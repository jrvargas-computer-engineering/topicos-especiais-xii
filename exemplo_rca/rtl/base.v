==> flow/design.v <==
module neuron_intra_Nbits #(
    parameter N = 8,
    parameter N_INPUTS = 32,
    parameter LOG_N_INPUTS = 3  
) (
    input  wire                         clk,
    input  wire                         rst,
    input  wire                         en,
    input  wire signed [N*N_INPUTS-1:0] W,     
    input  wire signed [N*N_INPUTS-1:0] X_N,   
    output reg signed [         N-1:0] Out
);
  wire signed [2*N*N_INPUTS-1:0] prod;
  wire signed [         N-1:0] act_out;
  genvar i;
  generate
    for (i = 0; i < N_INPUTS; i = i + 1) begin : mults
      wire signed [N-1:0] Wi;
      wire signed [N-1:0] Xi;
      assign Wi = W[i*N+:N];
      assign Xi = X_N[i*N+:N];
      assign prod[i*2*N+:2*N] = Wi * Xi;
    end
  endgenerate
  genvar j, k;
  generate
    for (j = 0; j < LOG_N_INPUTS; j = j + 1) begin : ADDER_TREE
      wire signed [2*N*(N_INPUTS >> (j+1))-1:0] sum_stage;
      if(j == 0) begin
        for (k = 0; k < (N_INPUTS >> (j+1)); k = k + 1) begin : STAGE0
          assign sum_stage[2*k*N+:2*N] = prod[2*k*2*N+:2*N] + prod[(2*k+1)*2*N+:2*N];
        end
      end else begin
        for (k = 0; k < (N_INPUTS >> (j+1)); k = k + 1) begin : STAGEJ
          assign sum_stage[2*k*N+:2*N] = ADDER_TREE[j-1].sum_stage[2*k*2*N+:2*N] + ADDER_TREE[j-1].sum_stage[(2*k+1)*2*N+:2*N];
        end
      end
    end
    wire signed [2*N-1:0] sum_all;
    assign sum_all = ADDER_TREE[LOG_N_INPUTS-1].sum_stage;
  endgenerate
  reg signed [2*N-1:0] acc;
  always @(posedge clk or posedge rst) begin
    if (rst) begin
		acc <= 0;
		Out <= 0;
	 end
    else if (en) begin
		acc <= sum_all;
		Out <= act_out;
	 end
  end
  localparam signed [N-1:0] MAX_VAL = {1'b0, {(N-1){1'b1}}};  
  assign act_out = (acc < 0) ? 0 : (acc > MAX_VAL) ? MAX_VAL : acc;
endmodule
* Tool chain data of neuron_intra_Nbits
Tool output for the design above, in the order of the flow.
Lines are those of the file above, counted from 1.
Library cell names are shortened.
The mark -- stands for no value.
- Design top :: neuron_intra_Nbits
- Clock :: clk
- Library :: sky130hd
- Timing corner :: tt_025C_1v80

* Word level
Source: Yosys, flattened and elaborated, memories not mapped. Widths are those after wreduce; folded enables and synchronous resets count as part of the registers. Registers that Yosys merges into a memory's read port (data or address) are not register bits. Print and check cells do not count. Equal cells are merged and count once.
- Elaborated cells :: 21
- Output and inout bits :: 8
- Flip-flop bits (word level) :: 24
- Input port bits :: 515
- Magnitude comparators :: 2
- $add $sub $neg :: 7
- $mul :: 8
- Muxes and demuxes :: 2
** Operator list (number)
- 8-bit by 8-bit multiplier with 16-bit output :: 8
- 16-bit adder :: 7
- 16-bit by 1-bit < comparator with 1-bit output with constant B :: 1
- 16-bit by 8-bit > comparator with 1-bit output with constant B :: 1
- 8-bit two-way mux :: 2

* Logic depth
Longest topological path by Yosys (ltp), each cell counted once; first at word level (registers and memories cut), then after technology mapping (sequential cells cut; the memories' decode and read muxes count).
- Depth in word-level cells :: 4
- ABC_AREA :: 1
- Mapped depth :: 39
- Depth with buffers taken out :: 38

* Synthesis result
Yosys stat after the flow's synthesis: flattened, memories mapped to cells. It holds for the ABC_AREA given above (unset counts as 0); a run with the other value may have another netlist.
** Cell types
- fa_1 :: number 611, total area 1.22E+04 um2
- inv_1 :: number 1042, total area 3.91E+03 um2
- nand2_1 :: number 623, total area 2.34E+03 um2
- ha_1 :: number 173, total area 2.16E+03 um2
- dfrtp_1 :: number 24, total area 600.576 um2
- clkbuf_1 :: number 120, total area 450.432 um2
- xnor2_1 :: number 24, total area 210.202 um2
- nor2_1 :: number 52, total area 195.187 um2
- xor2_1 :: number 20, total area 175.168 um2
- or2_2 :: number 26, total area 162.656 um2
- nand3_1 :: number 26, total area 130.125 um2
- o21ai_0 :: number 24, total area 120.115 um2
- nand2_2 :: number 8, total area 50.048 um2
- a21oi_1 :: number 9, total area 45.043 um2
- nand3b_1 :: number 4, total area 30.029 um2
- buf_4 :: number 3, total area 22.522 um2
- inv_2 :: number 6, total area 22.522 um2
- nand3_2 :: number 2, total area 20.019 um2
Not listed: further types 10, cells in them 13.
- Flip-flops :: 24
- Standard cells after synthesis :: 2810
- Buffers :: 124
- Cell area after synthesis :: 22955.8 um2
- Sequential area :: 600.6 um2

* Timing after synthesis
Source: OpenSTA report_checks on the synthesized netlist (no wires, ideal clock, input and output delay 20% of the period each), path of least setup slack; recovery checks are left aside. Register names are those of the netlist, which keeps one name where synthesis merged equal registers.
- Kind :: input to register
- Start :: input port W[23]
- End :: register acc[14]
- Path slack :: 1836 ps
- Path delay :: 7204 ps
- External input delay :: 2260 ps
- Buffers on the path :: 1
- Stages on the path :: 33
- Clock period :: 11300 ps
- Data required time :: 11218 ps
- Arrival time :: 9382 ps
- Time at the first pin :: 2260 ps
- Setup time :: 82 ps
- Synthesis period reached :: 9464 ps
"path delay" is the arrival time less input delay plus setup time.
"stages on the path" counts driving pins, that of a launching flip-flop among them; a cell with two outputs on the path counts twice.
"synthesis period reached" is the clock period less the worst setup slack; recovery checks do not enter. This is arithmetic on one report: input and output delays are still those of the set period (20% each).
Between the ends stands the longest chain of elaborated cells between them, by number of cells; it is not shown to be the way that was timed. Of several equally long chains one is given.
Each line given opens the expression or statement behind the cell; cells for indexed reads and writes are added by Yosys, which also makes memories of some case tables.
- Cell sequence :: clkbuf_1 nand2_1 fa_1 inv_1 fa_1 inv_1 fa_1 inv_1 fa_1 inv_1 fa_1 inv_1 fa_1 fa_1 fa_1 fa_1 inv_1 fa_1 inv_1 ha_1 nand2_1 nor3_1 nand2_1 nand2_1 nand2_1 nand2_1 nand2_1 nand2_1 nand2_1 nand2_1 a21oi_1 or2_1 a31oi_1
- Length of the longest elaborated chain :: 4
- Elaborated cells on any way between the ends :: 4
- Source lines of those cells :: 3
- Those cells by class :: add/sub (3); mul (1)
** Ends and longest elaborated chain, post-synthesis
- from (decl) :: RTL line 9 : input  wire signed [N*N_INPUTS-1:0] W,
- 8-bit by 8-bit multiplier with 16-bit output :: RTL line 22 : assign prod[i*2*N+:2*N] = Wi * Xi;
- 16-bit adder :: RTL line 31 : assign sum_stage[2*k*N+:2*N] = prod[2*k*2*N+:2*N] + prod[(2*k+1)*2*N+:2*N];
- 16-bit adder (2 in a row) :: RTL line 35 : assign sum_stage[2*k*N+:2*N] = ADDER_TREE[j-1].sum_stage[2*k*2*N+:2*N] + ADDER_TREE[j-1].sum_stage[(2*k+1)*2*N ...
- to (assign) :: RTL line 45 : acc <= 0;
- to (assign) :: RTL line 49 : acc <= sum_all;
- to (decl) :: RTL line 42 : reg signed [2*N-1:0] acc;

* Timing after layout
Path of least setup slack in the final report of flow run A (OpenROAD, finished layout, wires in). Where an end is a register, its clock arrival counts in the times.
The report prints the path's times to 10 ps; the period is as set.
- Kind :: input to register
- Start :: input port W[23]
- End :: register acc[15]
- Stages on the path :: 34
- Setup time :: 120 ps
- Buffers on the path :: 1
- Path slack :: 2870 ps
- External input delay :: 2880 ps
- Clock period :: 14400 ps
- Arrival time :: 11680 ps
- Time at the first pin :: 2880 ps
- Data required time :: 14540 ps
Between the ends stands the longest chain of elaborated cells between them, by number of cells; it is not shown to be the way that was timed. Of several equally long chains one is given.
- Cell sequence :: clkdlybuf4s50_1 nand2_1 fa_1 inv_1 fa_1 inv_1 fa_1 inv_1 fa_1 inv_1 fa_1 inv_1 fa_1 fa_1 fa_1 fa_1 inv_1 fa_1 inv_1 ha_1 nand2_1 inv_1 a21oi_1 nand2_1 nand2_1 nand2_1 nand2_1 nand2_1 nand2_1 nand2_1 a21oi_1 nand3_1 nand3_1 nand2_1
- Length of the longest elaborated chain :: 4
- Elaborated cells on any way between the ends :: 4
- Source lines of those cells :: 3
- Those cells by class :: add/sub (3); mul (1)
** Ends and longest elaborated chain, post-layout
- from (decl) :: RTL line 9 : input  wire signed [N*N_INPUTS-1:0] W,
- 8-bit by 8-bit multiplier with 16-bit output :: RTL line 22 : assign prod[i*2*N+:2*N] = Wi * Xi;
- 16-bit adder :: RTL line 31 : assign sum_stage[2*k*N+:2*N] = prod[2*k*2*N+:2*N] + prod[(2*k+1)*2*N+:2*N];
- 16-bit adder (2 in a row) :: RTL line 35 : assign sum_stage[2*k*N+:2*N] = ADDER_TREE[j-1].sum_stage[2*k*2*N+:2*N] + ADDER_TREE[j-1].sum_stage[(2*k+1)*2*N ...
- to (assign) :: RTL line 45 : acc <= 0;
- to (assign) :: RTL line 49 : acc <= sum_all;
- to (decl) :: RTL line 42 : reg signed [2*N-1:0] acc;

Add stored flow runs of neuron_intra_Nbits

Design neuron_intra_Nbits on sky130hd. What follows are 2 stored runs of the flow, each under its own settings; their order means nothing. The constraints put input and output delay at 20% of the set period each and load the outputs with 0.01 pF.
"clock period achieved" means the clock period less the worst setup slack. The figure is calculated, with input and output delays left at 20% of the set period.
"worst path time" = time allowed to the worst setup path (clock period - input delay - output delay, where it has them) - its slack; a late launch clock adds to it, a late capture clock takes from it.
"worst path time" is given in steps of 10 ps.

** Flow run A
- Settings :: period_ns=14.4; CORE_UTILIZATION=28; SETUP_SLACK_MARGIN=0.59; PLACE_DENSITY_LB_ADDON=0.07; CORE_ASPECT_RATIO=0.54; CORE_MARGIN=8; TNS_END_PERCENT=100; ABC_AREA=1; GPL_TIMING_DRIVEN=1; MAX_ROUTING_LAYER=met5; CAP_MARGIN=20; SLEW_MARGIN=20
- Chip area in the Yosys report :: 22955.8 um2
- Total die area :: 91842.1 um2
- Standard-cell area of the final layout :: 25384.3 um2
- Post-route utilization :: 0.311
- Setup slack of the worst path :: 2868 ps
- Total negative slack :: 0 ps
- Worst hold slack in the final report :: 471 ps
- Clock period achieved :: 11532 ps
- Worst path time :: 8650 ps
- Class of the worst setup path :: input to register

** Flow run B
- Settings :: period_ns=7.6; CAP_MARGIN=20; CORE_MARGIN=2; CORE_UTILIZATION=40; SLEW_MARGIN=20
- Chip area in the Yosys report :: 21767.1 um2
- Total die area :: 56299.4 um2
- Standard-cell area of the final layout :: 27829.2 um2
- Post-route utilization :: 0.517
- Setup slack of the worst path :: -1079 ps
- Total negative slack :: -6591 ps
- Worst hold slack in the final report :: 509 ps
- Clock period achieved :: 8679 ps
- Worst path time :: 7160 ps
- Class of the worst setup path :: input to register
